==> flow/design.v <==
module Adder #(parameter width=8)(
	input clk,_reset,
	input enable,
	input MulFractionsFlag,
	input MulValueFlag,
	input signed [2*width-1:0] Int0,Int1 ,Int2 ,Int3,
	input signed [2*width-1:0] Int4,Int5 ,Int6 ,Int7,
	input signed [2*width-1:0] Int8,Int9 ,Int10 ,Int11,
	input signed [2*width-1:0] Int12,Int13 ,Int14 ,Int15,
	input signed [2*width-1:0] Frac1_0,Frac1_1 ,Frac1_2 ,Frac1_3,
	input signed [2*width-1:0] Frac1_4,Frac1_5 ,Frac1_6 ,Frac1_7 ,
	input signed [2*width-1:0] Frac1_8,Frac1_9 ,Frac1_10 ,Frac1_11,
	input signed [2*width-1:0] Frac1_12,Frac1_13 ,Frac1_14 ,Frac1_15 ,
	input signed [2*width-1:0] Frac2_0,Frac2_1 ,Frac2_2 ,Frac2_3,
	input signed [2*width-1:0] Frac2_4,Frac2_5 ,Frac2_6 ,Frac2_7 ,
	input signed [2*width-1:0] Frac2_8,Frac2_9 ,Frac2_10 ,Frac2_11,
	input signed [2*width-1:0] Frac2_12,Frac2_13 ,Frac2_14 ,Frac2_15 ,
	output reg signed [3*width-1:0] TotalRes_0, TotalRes_1 , TotalRes_2 ,TotalRes_3 ,
	output reg signed [3*width-1:0] TotalRes_4, TotalRes_5 , TotalRes_6 ,TotalRes_7 ,
	output reg signed [3*width-1:0] TotalRes_8, TotalRes_9 , TotalRes_10 ,TotalRes_11 ,
	output reg signed [3*width-1:0] TotalRes_12, TotalRes_13 , TotalRes_14 ,TotalRes_15	
	);
reg [4*width-1:0] temp;
always@(posedge clk or negedge _reset)
begin
	if(!_reset) 
	begin
			TotalRes_0 <=0 ;
			TotalRes_1 <=0 ;
			TotalRes_2 <=0 ;
			TotalRes_3 <=0;
			TotalRes_4 <=0 ;
			TotalRes_5 <=0 ;
			TotalRes_6 <=0 ;
			TotalRes_7 <=0 ;
			TotalRes_8 <=0 ;
			TotalRes_9 <=0 ;
			TotalRes_10 <=0 ;
			TotalRes_11 <=0;
			TotalRes_12 <=0 ;
			TotalRes_13 <=0 ;
			TotalRes_14 <=0 ;
			TotalRes_15 <=0 ;
	end
	else
	begin
		if(enable)
		begin
			if(MulFractionsFlag)
			begin
						TotalRes_0<=(Int0<<<8) + Frac1_0 + Frac2_0;
						TotalRes_1<=(Int1<<<8) + Frac1_1 + Frac2_1;
						TotalRes_2<=(Int2<<<8) + Frac1_2 + Frac2_2;
						TotalRes_3<=(Int3<<<8) + Frac1_3 + Frac2_3;
						TotalRes_4<=(Int4<<<8) + Frac1_4 + Frac2_4;
						TotalRes_5<=(Int5<<<8) + Frac1_5 + Frac2_5;
						TotalRes_6<=(Int6<<<8) + Frac1_6 + Frac2_6;
						TotalRes_7<=(Int7<<<8) + Frac1_7 + Frac2_7;
						TotalRes_8<=(Int8<<<8) + Frac1_8 + Frac2_8;
						TotalRes_9<=(Int9<<<8) + Frac1_9 + Frac2_9;
						TotalRes_10<=(Int10<<<8) + Frac1_10 + Frac2_10;
						TotalRes_11<=(Int11<<<8) + Frac1_11 + Frac2_11;
						TotalRes_12<=(Int12<<<8) + Frac1_12 + Frac2_12;
						TotalRes_13<=(Int13<<<8) + Frac1_13 + Frac2_13;
						TotalRes_14<=(Int14<<<8) + Frac1_14 + Frac2_14;
						TotalRes_15<=(Int15<<<8) + Frac1_15 + Frac2_15;
			end
			else if (MulValueFlag)
			begin
						TotalRes_0 <= ((Frac1_0<<<16) + ((Frac1_8 + Frac2_0)<<<8) + Frac2_8 )>>>8;
						TotalRes_1 <= ((Frac1_1<<<16) + ((Frac1_9 + Frac2_1)<<<8) + Frac2_9 )>>>8;
						TotalRes_2 <= ((Frac1_2<<<16) + ((Frac1_10 + Frac2_2)<<<8) + Frac2_10 )>>>8;
						TotalRes_3 <= ((Frac1_3<<<16) + ((Frac1_11 + Frac2_3)<<<8) + Frac2_11 )>>>8;
						TotalRes_4 <= ((Frac1_4<<<16) + ((Frac1_12 + Frac2_4)<<<8) + Frac2_12 )>>>8 ;
						TotalRes_5 <= ((Frac1_5<<<16) + ((Frac1_13 + Frac2_5)<<<8) + Frac2_13 )>>>8 ;
						TotalRes_6 <= ((Frac1_6<<<16) + ((Frac1_14 + Frac2_6)<<<8) + Frac2_14 )>>>8;
						TotalRes_7 <= ((Frac1_7<<<16) + ((Frac1_15 + Frac2_7)<<<8) + Frac2_15 )>>>8;
						TotalRes_8 <= 0;
						TotalRes_9 <= 0;
						TotalRes_10 <= 0;
						TotalRes_11 <= 0;
						TotalRes_12 <= 0;
						TotalRes_13 <= 0;
						TotalRes_14 <= 0;
						TotalRes_15 <= 0;
			end
		end
	end
end
endmodule
==> Step by step through the tools: Adder <==
The steps from the RTL of Adder to its reports follow in flow order.
Line numbers count from 1 in the design file above.
Operators: Yosys type, input widths -> output width; for muxes data width and select width s.
Cell names lack the library's common part.
{ "setup": {"top_module": "Adder", "clock": "clk", "lib": "sky130hd", "corner": "tt_025C_1v80"} }

==> Elaborated design <==
Counts by Yosys on the flattened word-level netlist (proc, flatten, opt, wreduce; memories kept). Register bits leave out memories and registers merged into their read ports (data or address). Print and check cells are left out. Cells with the same type and inputs are merged into one.
{ "op_classes": {"reduce_and_logical": 2, "muxes": 25, "addsub": 56} }
{ "op_table": {"columns": ["cell", "count"], "rows": [
  ["$add 24x16->24", 40],
  ["$mux 24", 25],
  ["$add 24x24->24", 8],
  ["$add 16x16->16", 8],
  ["$reduce_and 2->1", 1],
  ["$reduce_bool 2->1", 1]
]} }
{ "bits": {"register_bits": 384, "in_bits": 773, "word_cells": 99, "output_inout_bits": 384} }

==> Depth <==
Longest topological path by Yosys (ltp), each cell counted once; first at word level (registers and memories cut), then after technology mapping (sequential cells cut; the memories' decode and read muxes count).
{ "depth": {"ltp_word": 5, "abc_area": 0, "ltp_mapped": 24, "ltp_nobuf": 24} }

==> After synthesis <==
Yosys stat after the flow's synthesis: flattened, memories mapped to cells. It holds for the ABC_AREA given above (unset counts as 0); a run with the other value may have another netlist.
The area totals of this step are shown rounded.
{ "by_type": {"columns": ["type", "count", "type_area_um2"], "rows": [
  ["ha_1", 776, 9.71E+03],
  ["dfrtp_1", 384, 9.61E+03],
  ["fa_1", 328, 6.57E+03],
  ["xnor2_1", 345, 3.02E+03],
  ["o21ai_0", 494, 2.47E+03],
  ["a21oi_1", 422, 2.11E+03],
  ["nand2_1", 517, 1.94E+03],
  ["xor2_1", 158, 1.38E+03],
  ["nor2_1", 366, 1.37E+03],
  ["a21o_1", 163, 1.22E+03],
  ["inv_1", 236, 885.85],
  ["nor3_1", 118, 590.566],
  ["a211oi_1", 72, 540.518],
  ["nand3_1", 107, 535.514],
  ["o21bai_1", 64, 480.461],
  ["a31oi_1", 76, 475.456],
  ["o21a_1", 63, 472.954],
  ["mux2i_1", 44, 440.422]
]} }
Other cell types: 72; their cells: 864.
{ "synth_totals": {"seqArea_um2": 9610, "yosys_area_um2": 50000, "ffs": 384, "cells": 5597, "n_buf": 128} }

==> Timing after synthesis <==
OpenSTA on the mapped netlist: ideal clock, no wires. The path of least setup slack (recovery checks aside). Input and output delay are each 20% of the period. Register names are those of the netlist, which keeps one name where synthesis merged equal registers.
{ "synth_path": {"kind": "input to register", "start": "input Frac1_9[0]", "end": "register TotalRes_1[23]", "t_required_ns": 6.844, "setup_ns": 0.126, "t_first_pin_ns": 1.394, "n_path_buf": 0, "stages": 23, "arrival_time_ns": 5.661, "delay_ns": 4.393, "path_slack_ns": 1.183, "period_ns": 6.97, "in_delay_ns": 1.394, "synth_period_reached_ns": 5.787} }
"delay_ns" = arrival - input delay + setup time.
"stages" counts driving pins, that of a launching flip-flop among them; a cell with two outputs on the path counts twice.
"synth_period_reached_ns" is the clock period less the worst setup slack; recovery checks do not enter. This is arithmetic on one report: input and output delays are still those of the set period (20% each).
Between the ends stands the longest chain of elaborated cells between them, by number of cells; it is not shown to be the way that was timed. Of several equally long chains one is given.
Each line given opens the expression or statement behind the cell; cells for indexed reads and writes are added by Yosys, which also makes memories of some case tables.
At most two assigning lines are given for a register; there are more.
{ "synth_via": {"path_cell_list": "ha_1 -> inv_1 -> fa_1 -> nor2b_1 -> o21ai_0 -> a21boi_0 -> o21ai_0 -> a21oi_1 -> o2111ai_1 -> a31o_2 -> nand2_1 -> xor2_1 -> fa_1 -> ha_1 -> or2_2 -> a311o_1 -> a21o_1 -> a31o_2 -> a21oi_1 -> xnor2_1 -> xnor2_1 -> nor2_1 -> a221o_1", "elab_chain_cells": 5, "cells_between": 5, "cone_lines": 3, "cone_classes": "add/sub (3); mux (2)"} }
{ "synth_lines": {"columns": ["item", "line_no", "source"], "rows": [
  ["start: declaration", 12, "input signed [2*width-1:0] Frac1_8,Frac1_9 ,Frac1_10 ,Frac1_11,"],
  ["$add 16x16->16", 71, "TotalRes_1 <= ((Frac1_1<<<16) + ((Frac1_9 + Frac2_1)<<<8) + Frac2_9 )>>>8;"],
  ["$add 24x24->24", 71, null],
  ["$add 24x16->24", 71, null],
  ["$mux 24", 68, "else if (MulValueFlag)"],
  ["$mux 24", 49, "if(MulFractionsFlag)"],
  ["end: assignment", 52, "TotalRes_1<=(Int1<<<8) + Frac1_1 + Frac2_1;"],
  ["end: assignment", 71, null],
  ["end: declaration", 18, "output reg signed [3*width-1:0] TotalRes_0, TotalRes_1 , TotalRes_2 ,TotalRes_3 ,"]
]} }

Subject: flow runs of Adder

Hi,

Settings of 2 stored flow runs for module Adder (sky130hd), not sorted in any way. The constraints put input and output delay at 20% of the set period each and load the outputs with 0.01 pF.

Run 1
==> flow/run.sh <==
#!/bin/bash
# the make line also repeats the synthesis and layout settings of config.mk as NAME=value (left out here)
make -C /OpenROAD-flow-scripts/flow DESIGN_CONFIG=/design/flow/config.mk WORK_HOME=/design/flow/orfs CLKGATE_MAP_FILE= finish
==> flow/config.mk <==
export PLATFORM = sky130hd
export DESIGN_NAME = Adder
export DESIGN_NICKNAME = Adder
export VERILOG_FILES = /design/flow/design.v
export SDC_FILE = /design/flow/constraint.sdc
export NUM_CORES = 4
export LEC_CHECK = 0
export CAP_MARGIN = 35
export CORE_MARGIN = 9
export CORE_UTILIZATION = 63
export MIN_ROUTING_LAYER = met2
export PLACE_DENSITY = 0.75
export SETUP_SLACK_MARGIN = 0.61
export SLEW_MARGIN = 15
==> flow/constraint.sdc <==
create_clock -name core_clock -period 3.44 [get_ports {clk}]
set_input_delay 0.6880 -clock core_clock [delete_from_list [all_inputs] [get_ports {clk}]]
set_output_delay 0.6880 -clock core_clock [all_outputs]
set_load 0.01 [all_outputs]

==> results of run 1, as JSON <==
{
  "outcome": "not finished: placement ended with error PPL-0024"
}

Run 2
==> flow/run.sh <==
#!/bin/bash
# the make line also repeats the synthesis and layout settings of config.mk as NAME=value (left out here)
make -C /OpenROAD-flow-scripts/flow DESIGN_CONFIG=/design/flow/config.mk WORK_HOME=/design/flow/orfs CLKGATE_MAP_FILE= finish
==> flow/config.mk <==
export PLATFORM = sky130hd
export DESIGN_NAME = Adder
export DESIGN_NICKNAME = Adder
export VERILOG_FILES = /design/flow/design.v
export SDC_FILE = /design/flow/constraint.sdc
export NUM_CORES = 4
export LEC_CHECK = 0
export CAP_MARGIN = 20
export CORE_MARGIN = 7
export CORE_UTILIZATION = 71
export GPL_ROUTABILITY_DRIVEN = 0
export GPL_TIMING_DRIVEN = 1
export MAX_ROUTING_LAYER = met4
export MIN_ROUTING_LAYER = met2
export PLACE_DENSITY_LB_ADDON = 0.01
export SETUP_SLACK_MARGIN = 0.53
export SLEW_MARGIN = 30
==> flow/constraint.sdc <==
create_clock -name core_clock -period 4.06 [get_ports {clk}]
set_input_delay 0.8120 -clock core_clock [delete_from_list [all_inputs] [get_ports {clk}]]
set_output_delay 0.8120 -clock core_clock [all_outputs]
set_load 0.01 [all_outputs]

==> results of run 2, as JSON <==
{
  "outcome": "not finished: placement ended with error PPL-0024"
}

Regards
